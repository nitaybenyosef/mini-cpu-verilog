==> flow/design.v <==
`timescale 1ns/1ps
module mini_cpu(
	input  wire		   clk,
	input  wire		   rst,
	input  wire		   en,
	input wire 		   imem_we,
	input wire  [7:0]  imem_addr,
	input wire  [15:0] imem_wdata,
	input wire 		   rf_we,
	input wire  [1:0]  rf_addr,
	input wire  [7:0]  rf_wdata,
	output reg  [7:0]  PC,
	output wire	 	   halt,
	output wire [7:0]  dbg_r0,
	output wire [7:0]  dbg_r1,
	output wire [7:0]  dbg_r2,
	output wire [7:0]  dbg_r3,
	output wire [2:0]  dbg_state
	);
reg [15:0] IR;
reg [7:0] regis [0:3];
reg [15:0] imem [0:255];
reg [7:0] rs_data	   ;
reg [7:0] rd_data	   ;
wire [3:0] opcode;
wire [1:0] rd	 ;
wire [1:0] rs	 ;
wire [7:0] imm8  ;
assign opcode 	 = IR[15:12];
assign rd	   	 = IR[11:10];
assign rs     	 = IR[9:8]	;
assign imm8   	 = IR[7:0]	;
localparam FETCH  = 0;
localparam DECODE = 1;
localparam EXEC   = 2;
localparam WB 	  = 3;
localparam HALT   = 4;
reg [2:0] state, nst ;
assign dbg_r0 = regis[0];
assign dbg_r1 = regis[1];
assign dbg_r2 = regis[2];
assign dbg_r3 = regis[3];
assign dbg_state = state;
reg  reg_write  	   ;
reg  [2:0] alu_op      ;
reg  alu_src_imm	   ;
reg  [7:0] ALU_OUT     ;
wire [7:0] alu_inA 	   ;
wire [7:0] alu_inB 	   ;
reg  [7:0] alu_result  ;
reg  zero_flag		   ;
reg  zero_en		   ;
reg  branch_en		   ;
localparam [3:0] OP_BEQ  = 4'H8;
localparam [3:0] OP_BNE  = 4'H9;
localparam [3:0] OP_ADD  = 4'hA;
localparam [3:0] OP_ADDI = 4'hB;
localparam [3:0] OP_SUB  = 4'hC;
localparam [3:0] OP_CMP  = 4'HD;
localparam [3:0] OP_JMP  = 4'HE;
localparam [3:0] OP_HALT = 4'hF;
localparam [2:0] ALU_ADD = 3'b001;
localparam [2:0] ALU_SUB = 3'b010;
always @(posedge clk)
begin
    if (rst)
		begin
			PC        <= 8'd0;
			state     <= FETCH;
			IR        <= 16'h0000;
			regis[0]  <= 8'h11;
			regis[1]  <= 8'h22;
			regis[2]  <= 8'h33;
			regis[3]  <= 8'h44;
			zero_flag <= 1'b0;
			ALU_OUT   <= 8'h00;
		end
	else if (!en)
		begin
			if (rf_we)
        begin
				  regis[rf_addr] <= rf_wdata;
        end
			state <= state;
		end
    else
		begin
			state <= nst;
			case (state)
				FETCH:
					begin
						IR <= imem[PC];
						PC <= PC + 1;
					end
				EXEC:
					begin
						ALU_OUT <= alu_result;
						if (zero_en)
							zero_flag <= (alu_result == 8'h00);
						if (opcode == OP_BEQ && alu_result == 8'h00)
							PC <= PC + $signed(imm8);
						else if (opcode == OP_BNE && alu_result != 8'h00)
							PC <= PC + $signed(imm8);
						else if (opcode == OP_JMP)
							PC <= PC + $signed(imm8);
					end
				WB:
					begin
						if (reg_write)
							regis[rd] <= ALU_OUT;
					end
				HALT:
					begin
					end
				default:
					begin
					end
			endcase
		end
end
always @(posedge clk)
begin
	if (!en && imem_we)
		imem[imem_addr] <= imem_wdata;
end
assign halt = (state == HALT);
always @(*)
begin
rs_data = 8'h00;
	if (rs == 2'b00)
		rs_data = regis[0];
	else if (rs == 2'b01)
		rs_data = regis[1];
	else if (rs == 2'b10)
		rs_data = regis[2];
	else
		rs_data = regis[3];
end
always @(*)
begin
	rd_data = 8'h00;
	if (rd == 2'b00)
		rd_data = regis[0];
	else if (rd == 2'b01)
		rd_data = regis[1];
	else if (rd == 2'b10)
		rd_data = regis[2];
	else
		rd_data = regis[3];
end
assign alu_inB = (alu_src_imm ? imm8 : rs_data);
assign alu_inA = rd_data;
always @(*)
begin
	reg_write 	= 1'b0	;
	alu_src_imm = 1'b0	;
	alu_op		= 3'b000;
	alu_result  = 8'h00 ;
	zero_en     = 1'b0  ;
	branch_en   = 1'b0  ;
	case(opcode)
		OP_ADD: 
      begin
			  reg_write   = 1'b1   ;
			  alu_src_imm = 1'b0   ;
			  alu_op      = ALU_ADD;
			  zero_en     = 1'b1   ;
			end
		OP_HALT:
      begin
			  reg_write 	= 1'b0;		
			end
		OP_ADDI :
      begin
			  reg_write 	= 1'b1	 ;
			  alu_src_imm = 1'b1	 ;
			  alu_op      = ALU_ADD;
			  zero_en     = 1'b1	 ;
			end
		OP_SUB :
      begin
			  reg_write 	= 1'b1	 ;
			  alu_src_imm = 1'b0	 ;
			  alu_op      = ALU_SUB;
			  zero_en     = 1'b1	 ;
			end
		OP_CMP:
      begin
			  reg_write 	= 1'b0	 ;
			  alu_src_imm = 1'b0	 ;
			  alu_op      = ALU_SUB;
			  zero_en     = 1'b1	 ;
			end
		OP_BEQ :
      begin
			  reg_write = 1'b0;
			  alu_src_imm = 1'b0	 ;
			  alu_op      = ALU_SUB;
			  branch_en     = 1'b1 ;
			  zero_en     = 1'b0	 ;
			end
		OP_BNE :
      begin
			  reg_write 	= 1'b0	 ;
			  alu_src_imm = 1'b0	 ;
			  alu_op      = ALU_SUB;
			  branch_en   = 1'b1 	 ;
			  zero_en     = 1'b0	 ;
			end
		OP_JMP :
      begin
			  reg_write   = 1'b0;
			  zero_en     = 1'b0;
			end
		default : 
      begin
      end
	endcase
	case(alu_op)
		ALU_ADD : 
      begin
			  alu_result = alu_inA + alu_inB;
			end
		ALU_SUB :
      begin
			  alu_result = alu_inA - alu_inB;
			end
		default : 
      begin
      end
	endcase
end
always @(*)
begin
	nst = state;
	case (state)
		FETCH:
			nst = DECODE;
		DECODE :
      begin
			  if (opcode == OP_HALT)
				  nst = HALT;
			  else
				  nst = EXEC;
			end
		EXEC:
			nst = WB;
		WB:
			nst = FETCH;
		HALT:
			nst = HALT;
		default:
      begin
        nst = FETCH;
      end	
  endcase
end
endmodule
==> Tool chain data of mini_cpu <==
The steps from the RTL of mini_cpu to its reports follow in flow order.
Line numbers count from 1 in the design file above.
Cell names lack the library's common part.
{ "setup": {"design": "mini_cpu", "clock": "clk", "lib": "sky130hd", "pvt_corner": "tt_025C_1v80"} }

==> Word-level counts <==
Counts by Yosys on the flattened word-level netlist (proc, flatten, opt, wreduce; memories kept). Register bits leave out memories and registers merged into their read ports (data or address). Print and check cells are left out. Cells with the same type and inputs are merged into one.
Memory sizes are those after Yosys's memory passes, which may raise the word count (mostly to a power of two), join words into wider ones and drop unused or constant bits.
{ "word_totals": {"ff_bits": 19, "ram_bits": 4128, "mem_bits_ro": 96, "n_memories": 3, "inputBits": 39, "out_inout_bits": 44, "wordCells": 85} }
{ "classes": {"n_addsub": 4, "n_eq": 15, "muxes": 45, "reduce_and_logical": 15} }
{ "mem_list": {"columns": ["name", "words", "width", "line", "source"], "rows": [
  ["imem", 256, 16, 22, "reg [15:0] imem [0:255];"],
  ["(name not given)", 16, 6, 161, "case(opcode)"],
  ["regis", 4, 8, 21, "reg [7:0] regis [0:3];"]
]} }
{ "ops": {"columns": ["operator", "count"], "rows": [
  ["two-way mux 8 bit", 20],
  ["case mux 8 bit (select 2 bit)", 2],
  ["two-way mux 2 bit", 9],
  ["equality test 4 bit (second input constant)", 4],
  ["adder 8 bit", 2],
  ["OR reduction 8 bit", 2],
  ["two-way mux 16 bit", 1],
  ["case mux 3 bit (select 4 bit)", 1],
  ["two-way mux 1 bit", 11],
  ["equality test 3 x 2 -> 1 bit (second input constant)", 3],
  ["adder 8 x 1 -> 8 bit (second input constant)", 1],
  ["subtractor 8 bit", 1],
  ["zero test 8 bit", 1],
  ["nonzero test 8 bit", 1],
  ["equality test 3 x 1 -> 1 bit (second input constant)", 2],
  ["equality test 2 x 1 -> 1 bit (second input constant)", 2],
  ["equality test 2 bit (second input constant)", 2],
  ["zero test 2 bit", 2],
  ["AND reduction 2 bit", 2],
  ["inequality test 4 bit (second input constant)", 1],
  ["logical AND 1 bit", 3],
  ["equality test 3 bit (second input constant)", 1],
  ["zero test 3 bit", 1],
  ["AND reduction 3 bit", 1],
  ["two-way mux 3 bit", 1],
  ["nonzero test 2 bit", 1],
  ["zero test 1 bit", 1]
]} }

==> Depth <==
Yosys ltp: most cells in a row. Word level: on the elaborated netlist, between registers, memories and ports. Mapped: between sequential cells and ports; inverters and the memories' decode and read muxes count.
{ "logic_depth": {"depth_word": 12, "abc_area": 0, "mapped_depth": 19, "mapped_depth_nobuf": 16} }

==> Netlist <==
Yosys stat after the flow's synthesis: flattened, memories mapped to cells. It holds for the ABC_AREA given above (unset counts as 0); a run with the other value may have another netlist.
{ "by_type": {"columns": ["cell", "count", "type_area_um2"], "rows": [
  ["edfxtp_1", 4128, 1.24E+05],
  ["mux4_2", 1360, 3.06E+04],
  ["nor2_1", 302, 1.13E+03],
  ["clkbuf_1", 201, 754.474],
  ["dfxtp_1", 35, 700.672],
  ["buf_2", 97, 485.466],
  ["mux2i_1", 26, 260.25],
  ["ha_1", 16, 200.192],
  ["buf_1", 44, 165.158],
  ["a22o_1", 16, 140.134],
  ["buf_6", 12, 135.13],
  ["nand2_1", 36, 135.13],
  ["a31oi_1", 18, 112.608],
  ["nor3_1", 22, 110.106],
  ["and3_1", 17, 106.352],
  ["nor2b_1", 17, 106.352],
  ["a21oi_1", 19, 95.091],
  ["inv_1", 23, 86.333]
]} }
Not listed: further types 37, cells in them 176.
{ "mapped": {"cells": 6565, "area_um2": 160557.7, "seqArea_um2": 124659.6, "flip_flops": 4163} }

==> Worst setup path after synthesis <==
Path of least setup slack by OpenSTA after synthesis, without wires, with an ideal clock, recovery checks aside; 20% of the period is set as input and as output delay. Where synthesis merged equal registers, the netlist keeps one of their names.
{ "synth_timing": {"kind": "reg2reg", "start": "register IR[8]", "end": "register PC[7]", "clock_period_ns": 8.11, "setup_ns": 0.121, "t_first_pin_ns": 0.000, "arrival_ns": 4.227, "t_required_ns": 7.989, "slack_ns": 3.762, "delay_ns": 4.348, "driving_pins": 17, "n_path_buf": 1, "synth_period_reached_ns": 4.348} }
"delay_ns" is the arrival time less input delay plus setup time.
"driving_pins" counts driving pins, that of a launching flip-flop among them; a cell with two outputs on the path counts twice.
"synth_period_reached_ns" is the clock period less the worst setup slack; recovery checks do not enter. This is arithmetic on one report: input and output delays are still those of the set period (20% each).
Between the ends stands the longest chain of elaborated cells between them, by number of cells; it is not shown to be the way that was timed. Of several equally long chains one is given.
A line is the first line of the expression or statement that the cell stems from. Yosys adds cells for indexed reads and writes and turns some case tables into memories.
At most two assigning lines are given for a register; there are more.
{ "synth_between": {"cell_sequence": "dfxtp_1 > buf_1 > mux4_2 > mux2i_1 > ha_1 > nor2_1 > a21oi_1 > fa_1 > nor2b_1 > o221ai_1 > mux2_2 > nor4_1 > o211ai_1 > nand2_1 > o311ai_0 > o21ai_0 > mux2_2", "elab_chain_len": 12, "cone_cells": 19} }
{ "synth_lines": {"columns": ["item", "line", "source"], "rows": [
  ["start: declaration", 20, "reg [15:0] IR;"],
  ["equality test 2 bit", 134, "else if (rs == 2'b10)"],
  ["two-way mux 8 bit", 134, null],
  ["two-way mux 8 bit", 132, "else if (rs == 2'b01)"],
  ["two-way mux 8 bit", 130, "if (rs == 2'b00)"],
  ["two-way mux 8 bit", 151, "assign alu_inB = (alu_src_imm ? imm8 : rs_data);"],
  ["subtractor 8 bit", 226, "alu_result = alu_inA - alu_inB;"],
  ["case mux 8 bit (select 2 bit)", 219, "case(alu_op)"],
  ["nonzero test 8 bit", 102, "else if (opcode == OP_BNE && alu_result != 8'h00)"],
  ["logical AND 1 bit", 102, null],
  ["two-way mux 8 bit", 102, null],
  ["two-way mux 8 bit", 100, "if (opcode == OP_BEQ && alu_result == 8'h00)"],
  ["case mux 8 bit (select 2 bit)", 89, "case (state)"],
  ["end: assignment", 93, "PC <= PC + 1;"],
  ["end: assignment", 101, "PC <= PC + $signed(imm8);"],
  ["end: declaration", 12, "output reg [7:0] PC,"]
]} }

==> Worst path after layout <==
From the final timing report of run 1: the path of least setup slack in the routed layout; clock arrival at registers is part of the times.
{ "layout_timing": {"kind": "reg2reg", "start": "register IR[15]", "end": "register PC[0]", "clock_period_ns": 6.03, "setup_ns": 0.20, "t_first_pin_ns": 1.04, "arrival_ns": 6.48, "t_required_ns": 6.85, "slack_ns": 0.37, "driving_pins": 17, "n_path_buf": 1} }
Between the ends stands the longest chain of elaborated cells between them, by number of cells; it is not shown to be the way that was timed. Of several equally long chains one is given.
The chain passes a memory read, where the word-level depth is cut; so it can be longer than that depth.
At most two assigning lines are given for a register; there are more.
{ "layout_between": {"cell_sequence": "dfxtp_1 > nand4b_1 > buf_4 > or3_1 > o211ai_1 > a21oi_1 > xor2_1 > ha_1 > or2_2 > o221ai_1 > mux2_2 > nor4_1 > o211ai_1 > nand2_1 > o311ai_2 > nor2_1 > mux2i_1", "elab_chain_len": 9, "cone_cells": 20} }
{ "layout_lines": {"columns": ["item", "line", "source"], "rows": [
  ["start: declaration", 20, "reg [15:0] IR;"],
  ["memory (16 x 6 bit)", 161, "case(opcode)"],
  ["two-way mux 8 bit", 151, "assign alu_inB = (alu_src_imm ? imm8 : rs_data);"],
  ["subtractor 8 bit", 226, "alu_result = alu_inA - alu_inB;"],
  ["case mux 8 bit (select 2 bit)", 219, "case(alu_op)"],
  ["nonzero test 8 bit", 102, "else if (opcode == OP_BNE && alu_result != 8'h00)"],
  ["logical AND 1 bit", 102, null],
  ["two-way mux 8 bit", 102, null],
  ["two-way mux 8 bit", 100, "if (opcode == OP_BEQ && alu_result == 8'h00)"],
  ["case mux 8 bit (select 2 bit)", 89, "case (state)"],
  ["end: assignment", 93, "PC <= PC + 1;"],
  ["end: assignment", 101, "PC <= PC + $signed(imm8);"],
  ["end: declaration", 12, "output reg [7:0] PC,"]
]} }

==> runs of mini_cpu <==
Measured data: module mini_cpu, platform sky130hd, 2 stored runs of the flow under differing settings, order arbitrary. Input and output delays are each 20% of the period that was set; the output load is 0.01 pF.
"achieved clock period (ns)" = clock period - worst setup slack. The figure is calculated, with input and output delays left at 20% of the set period.
"worst setup path time (ns)" means the part of the period allowed to the worst setup path (the constraints hold back 20% at inputs and 20% at outputs) less its slack; where the path has registers, the arrival times of their clocks count too.
"finish__power__total" rests on the timing tool's default activity at the inputs, not on a simulated workload.

settings of run 1
{
  "period_ns": 6.03,
  "CORE_UTILIZATION": 21,
  "SETUP_SLACK_MARGIN": -0.25,
  "PLACE_DENSITY_LB_ADDON": 0.12,
  "CELL_PAD_IN_SITES_DETAIL_PLACEMENT": 0,
  "TNS_END_PERCENT": 30,
  "GPL_ROUTABILITY_DRIVEN": 0,
  "CTS_CLUSTER_DIAMETER": 290,
  "CAP_MARGIN": 10,
  "SLEW_MARGIN": 5,
  "MIN_ROUTING_LAYER": "met1",
  "MAX_ROUTING_LAYER": "met4",
  "CORE_MARGIN": 2
}
report of run 1
yosys chip area after synthesis (um^2): 160557.7
finish__design__die__area: 771569.0
finish__design__instance__area__stdcell: 193297.0
finish__design__instance__utilization: 0.2533
finish__timing__setup__ws: 0.368
finish__power__total: 6.722e-02
achieved clock period (ns): 5.662
worst setup path time (ns): 5.66
worst setup path kind: reg2reg

settings of run 2
{
  "period_ns": 6.97,
  "CORE_UTILIZATION": 24,
  "PLACE_DENSITY_LB_ADDON": 0.16,
  "HOLD_SLACK_MARGIN": -0.05,
  "CORE_ASPECT_RATIO": 0.69,
  "TNS_END_PERCENT": 25,
  "ABC_AREA": 1,
  "GPL_TIMING_DRIVEN": 1,
  "CTS_CLUSTER_SIZE": 43,
  "CAP_MARGIN": 5,
  "CORE_MARGIN": 2,
  "SLEW_MARGIN": 20
}
report of run 2
yosys chip area after synthesis (um^2): 166048.0
finish__design__die__area: 698648.0
finish__design__instance__area__stdcell: 192227.0
finish__design__instance__utilization: 0.2791
finish__timing__setup__ws: 2.112
finish__power__total: 5.737e-02
achieved clock period (ns): 4.858
worst setup path time (ns): 4.86
worst setup path kind: reg2reg
